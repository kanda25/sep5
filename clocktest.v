==> flow/design.v <==
module clocktest(
  input CLK,RST,
  output[6:0] HEX0,HEX1,HEX2,HEX3,HEX4,HEX5
);
wire en1hz;
en100hz c0(
  .CLK(CLK),
  .RST(RST),
  .EN1HZ(en1hz)
);
wire [3:0] QLsec;
wire [2:0] QHsec;
wire CtoMin;
cnt60 sec(
  .CLK(CLK),
  .RST(RST),
  .CLR(CLR),
  .EN(1'b1),
  .en1hz(en1hz),
  .QL(QLsec),
  .QH(QHsec),
  .CA(CtoMin)
);
wire [3:0] QLmin;
wire [2:0] QHmin;
wire CtoHour;
cnt60 min(
  .CLK(CLK),
  .RST(RST),
  .CLR(CLR),
  .EN(CtoMin),
  .en1hz(en1hz),
  .QL(QLmin),
  .QH(QHmin),
  .CA(CtoHour)
);
wire [2:0] QLhour;
wire [1:0] QHhour;
cnt24 hour(
  .CLK(CLK),
  .RST(RST),
  .CLR(CLR),
  .ENsec(CtoMin),
  .ENmin(CtoHour),
  .en1hz(en1hz),
  .QL(QLhour),
  .QH(QHhour)
);
sevenSeg s0(
  .D(QLsec),
  .Q(HEX0[6:0])
);
sevenSeg s1(
  .D(QHsec),
  .Q(HEX1[6:0])
);
sevenSeg s2(
  .D(QLmin),
  .Q(HEX2[6:0])
);
sevenSeg s3(
  .D(QHmin),
  .Q(HEX3[6:0])
);
sevenSeg s4(
  .D(QLhour),
  .Q(HEX4[6:0])
);
sevenSeg s5(
  .D(QHhour),
  .Q(HEX5[6:0])
);
endmodule
module cnt24(
  input CLK,RST,CLR,
  input ENsec, ENmin,
  input en1hz,
  output reg [1:0] QH,
  output reg [2:0] QL
);
wire EN = ENsec && ENmin;
always @ (posedge CLK, posedge RST) begin
  if (RST)
    QL <= 3'b0;
  else if(CLR)
    QL <= 3'b0;
  else if(en1hz == 1 && EN == 1) begin
    if(QL == 3'd4)
      QL <= 3'b0;
    else
      QL <= QL + 1'b1;
  end
end
always @ (posedge CLK, posedge RST) begin
  if (RST)
    QH <= 2'b0;
  else if (CLR)
    QH <= 2'b0;
  else if(en1hz == 1 && EN == 1) begin
    if (QL == 3'd4)
      if(QH == 2'd2)
        QH <= 1'b0;
    else
      QH <= QH + 1'b1;
  end
end
endmodule
module cnt60(
  input CLK,RST,CLR,
  input EN,
  input en1hz,
  output reg [2:0] QH,
  output reg [3:0] QL,
  output CA
);
always @ (posedge CLK, posedge RST) begin
  if (RST)
    QL <= 4'd0;
  else if(CLR)
    QL <= 4'd0;
  else if(en1hz == 1 && EN == 1) begin
    if(QL == 4'd9)
      QL <= 4'd0;
    else
      QL <= QL + 1'b1;
  end
end
always @ (posedge CLK, posedge RST) begin
  if (RST)
    QH <= 3'b0;
  else if (CLR)
    QH <= 3'b0;
  else if(en1hz == 1 && EN == 1)begin
    if (QL == 4'd9) 
      if(QH == 3'd5)
        QH <= 1'b0;
    else
      QH <= QH + 1'b1;
  end
end
assign CA = (QH == 3'd5 && QL == 4'd9 && en1hz == 1'b1);
endmodule
module en100hz(
  input CLK,RST,
  output EN1HZ
);
reg [18:0] cnt;
always @ (posedge CLK, posedge RST) begin
  if (RST)
  cnt <= 18'b0;
  else if (EN1HZ)
    cnt <= 18'b0;
  else
    cnt <= cnt + 1'b1;
end
assign EN1HZ = (cnt == 19'd499999);
endmodule
module sevenSeg(
  input [3:0] D,
  output reg [6:0] Q
);
always @* begin
  case(D)
    4'h0: Q = 7'b1000000;
    4'h1: Q = 7'b1111001;
    4'h2: Q = 7'b0100100;
    4'h3: Q = 7'b0110000;
    4'h4: Q = 7'b0011001;
    4'h5: Q = 7'b0010010;
    4'h6: Q = 7'b0000010;
    4'h7: Q = 7'b1011000;
    4'h8: Q = 7'b0000000;
    4'h9: Q = 7'b0010000;
    default: Q = 7'b1111111;
    endcase
end
endmodule
=== Reports on clocktest ===
Tool output for the design above, in the order of the flow.
Line numbers count from 1 in the design file above.
Cell names lack the library's common part.
A cell with -- has no value.

* Design top: clocktest
* Clock: CLK
* Standard-cell library: sky130hd
* Timing corner: tt_025C_1v80

=== Elaborated design ===
Yosys after proc, flatten, opt, wreduce and memory -nomap, before mapping. Memory bits, and registers merged into a memory's read port (data or address), are not among the register bits. Print and check cells are not counted. Equal cells are merged and count once.
Yosys's memory passes give these memory sizes; they may raise the number of words (mostly to a power of two), join words into wider ones and drop unused or constant bits.

* Muxes and demuxes: 22
* Add/sub/neg operators: 7
* Equal/unequal tests: 7
* Reduce/logical cells: 16

{| class="wikitable"
|+ Operator list
! operator !! number
|-
| 2-to-1 mux 3 bit || 11
|-
| 2-to-1 mux 4 bit || 6
|-
| adder 19 x 1 -> 19 bit (second input constant) || 1
|-
| == test 19 bit (second input constant) || 1
|-
| 2-to-1 mux 19 bit || 1
|-
| nonzero test 2 bit || 6
|-
| adder 3 x 1 -> 3 bit (second input constant) || 3
|-
| == test 3 bit (second input constant) || 3
|-
| adder 4 x 1 -> 4 bit (second input constant) || 2
|-
| == test 4 bit (second input constant) || 2
|-
| 2-to-1 mux 2 bit || 4
|-
| logical AND 1 bit || 7
|-
| AND reduction 2 bit || 3
|-
| adder 2 x 1 -> 2 bit (second input constant) || 1
|-
| == test 2 bit (second input constant) || 1
|}

* Register bits after elaboration: 38
* Output and inout port bits: 42
* Word-level cells: 65
* Bits in read-only memories: 672
* Input bits: 2
* Memory cells: 6

{| class="wikitable"
|+ Memory list
! memory !! words !! width !! read ports !! write ports !! RTL line !! text
|-
| (no name shown) || 16 || 7 || 1 || 0 || 163 || <nowiki>case(D)</nowiki>
|-
| (no name shown) || 16 || 7 || 1 || 0 || 163 ||
|-
| (no name shown) || 16 || 7 || 1 || 0 || 163 ||
|-
| (no name shown) || 16 || 7 || 1 || 0 || 163 ||
|-
| (no name shown) || 16 || 7 || 1 || 0 || 163 ||
|-
| (no name shown) || 16 || 7 || 1 || 0 || 163 ||
|}

=== Logic depth ===
Longest topological path by Yosys (ltp), each cell counted once; first at word level (registers and memories cut), then after technology mapping (sequential cells cut; the memories' decode and read muxes count).

* Depth in word-level cells: 7
* ABC_AREA: 0
* Mapped depth: 5
* Gate-level depth less buffers: 5

=== Netlist ===
Source: synth_stat.txt of the flow (Yosys; design flattened, memories mapped). It holds for the ABC_AREA given above (unset counts as 0); a run with the other value may have another netlist.

* Buffers: 10
* Sequential area: 475.5 µm²
* Flip-flops: 19
* Synthesis area: 1,470.2 µm²
* Standard cells after synthesis: 176

{| class="wikitable"
|+ Cell types
! type !! number
|-
| dfrtp_1 || 19
|-
| ha_1 || 24
|-
| o21ai_0 || 19
|-
| nand2_1 || 23
|-
| inv_1 || 20
|-
| nor2_1 || 18
|-
| mux2i_1 || 5
|-
| buf_4 || 5
|-
| a21oi_1 || 7
|-
| mux2_2 || 3
|-
| nand2b_1 || 5
|-
| a31oi_1 || 4
|-
| and2_1 || 4
|-
| buf_2 || 4
|-
| nor2b_1 || 3
|-
| o31ai_1 || 2
|-
| buf_6 || 1
|-
| nor3_1 || 2
|}

Not listed: further types 8, cells in them 8.
The figures by module come from a second, unflattened synthesis with its own total; it is not the netlist above.

* Cells (unflattened synthesis): 367
* Area total of the unflattened synthesis: 3,135.5 µm²

Rows give one instance, submodules left out.

{| class="wikitable"
|+ By module
! module !! times used !! cells !! area (µm²)
|-
| sevenSeg || 6 || 27 || 196.4
|-
| en100hz || 1 || 89 || 898.4
|-
| cnt60 || 2 || 42 || 391.6
|-
| cnt24 || 1 || 30 || 267.8
|-
| clocktest || 1 || 2 || 7.5
|}

=== Path before layout ===
Path of least setup slack by OpenSTA after synthesis, without wires, with an ideal clock, recovery checks aside; 20% of the period is set as input and as output delay. Where synthesis merged equal registers, the netlist keeps one of their names.

* Kind: flip-flop to output port
* From: register sec.QL
* To: output HEX0[0]
* Buffers on the path: 0
* Data required time: 1.200 ns
* Path slack: 0.016 ns
* Driving pins on the path: 6
* Path delay: 1.184 ns
* Data arrival time: 1.184 ns
* Clock period: 1.5 ns
* Period reached after synthesis: 1.484 ns

"path delay" is the arrival time less input delay plus setup time.
At an output port there is no setup time.
"driving pins on the path" counts driving pins, that of a launching flip-flop among them; a cell with two outputs on the path counts twice.
"period reached after synthesis" = period - worst setup slack (recovery checks aside). The figure is calculated, with input and output delays left at 20% of the set period.
Where an end lacks its bit number, it is one bit of the signal, or one of the new flip-flops if synthesis recoded a state register.
At most two assigning lines are given for a register; there are more.

* Cell sequence: dfrtp_1 -> inv_1 -> ha_1 -> or2_2 -> a21oi_1 -> nor2_1

{| class="wikitable"
|+ RTL lines, path after synthesis
! element !! RTL line !! text
|-
| start: declaration || 113 || <nowiki>output reg [3:0] QL,</nowiki>
|-
| start: assignment || 118 || <nowiki>QL <= 4'd0;</nowiki>
|-
| start: assignment || 125 || <nowiki>QL <= QL + 1'b1;</nowiki>
|-
| end: declaration || 3 || <nowiki>output[6:0] HEX0,HEX1,HEX2,HEX3,HEX4,HEX5</nowiki>
|}

Chain of elaborated cells between the ends: none given.

==> runs of clocktest <==
Record of 2 stored runs of the RTL-to-layout flow on clocktest, platform sky130hd. The runs are unordered. Constraints: input delay and output delay 20% of the set period each, output load 0.01 pF.

=== Run 1 ===
{| class="wikitable"
! Setting !! Value
|-
| period_ns || 1.16
|-
| CORE_UTILIZATION || 63
|-
| PLACE_DENSITY_LB_ADDON || 0.26
|-
| HOLD_SLACK_MARGIN || 0.01
|-
| CORE_MARGIN || 10
|-
| CELL_PAD_IN_SITES_DETAIL_PLACEMENT || 0
|-
| GPL_ROUTABILITY_DRIVEN || 0
|-
| CTS_CLUSTER_SIZE || 37
|-
| SLEW_MARGIN || 25
|-
| MIN_ROUTING_LAYER || met2
|-
| MAX_ROUTING_LAYER || met5
|-
| CAP_MARGIN || 20
|}
Stopped before the end: placement reported DPL-0038.

=== Run 2 ===
{| class="wikitable"
! Setting !! Value
|-
| period_ns || 1.7
|-
| CORE_UTILIZATION || 61
|-
| CAP_MARGIN || 20
|-
| CORE_MARGIN || 2
|-
| SLEW_MARGIN || 20
|}
Stopped before the end: clock tree synthesis reported DPL-0038.
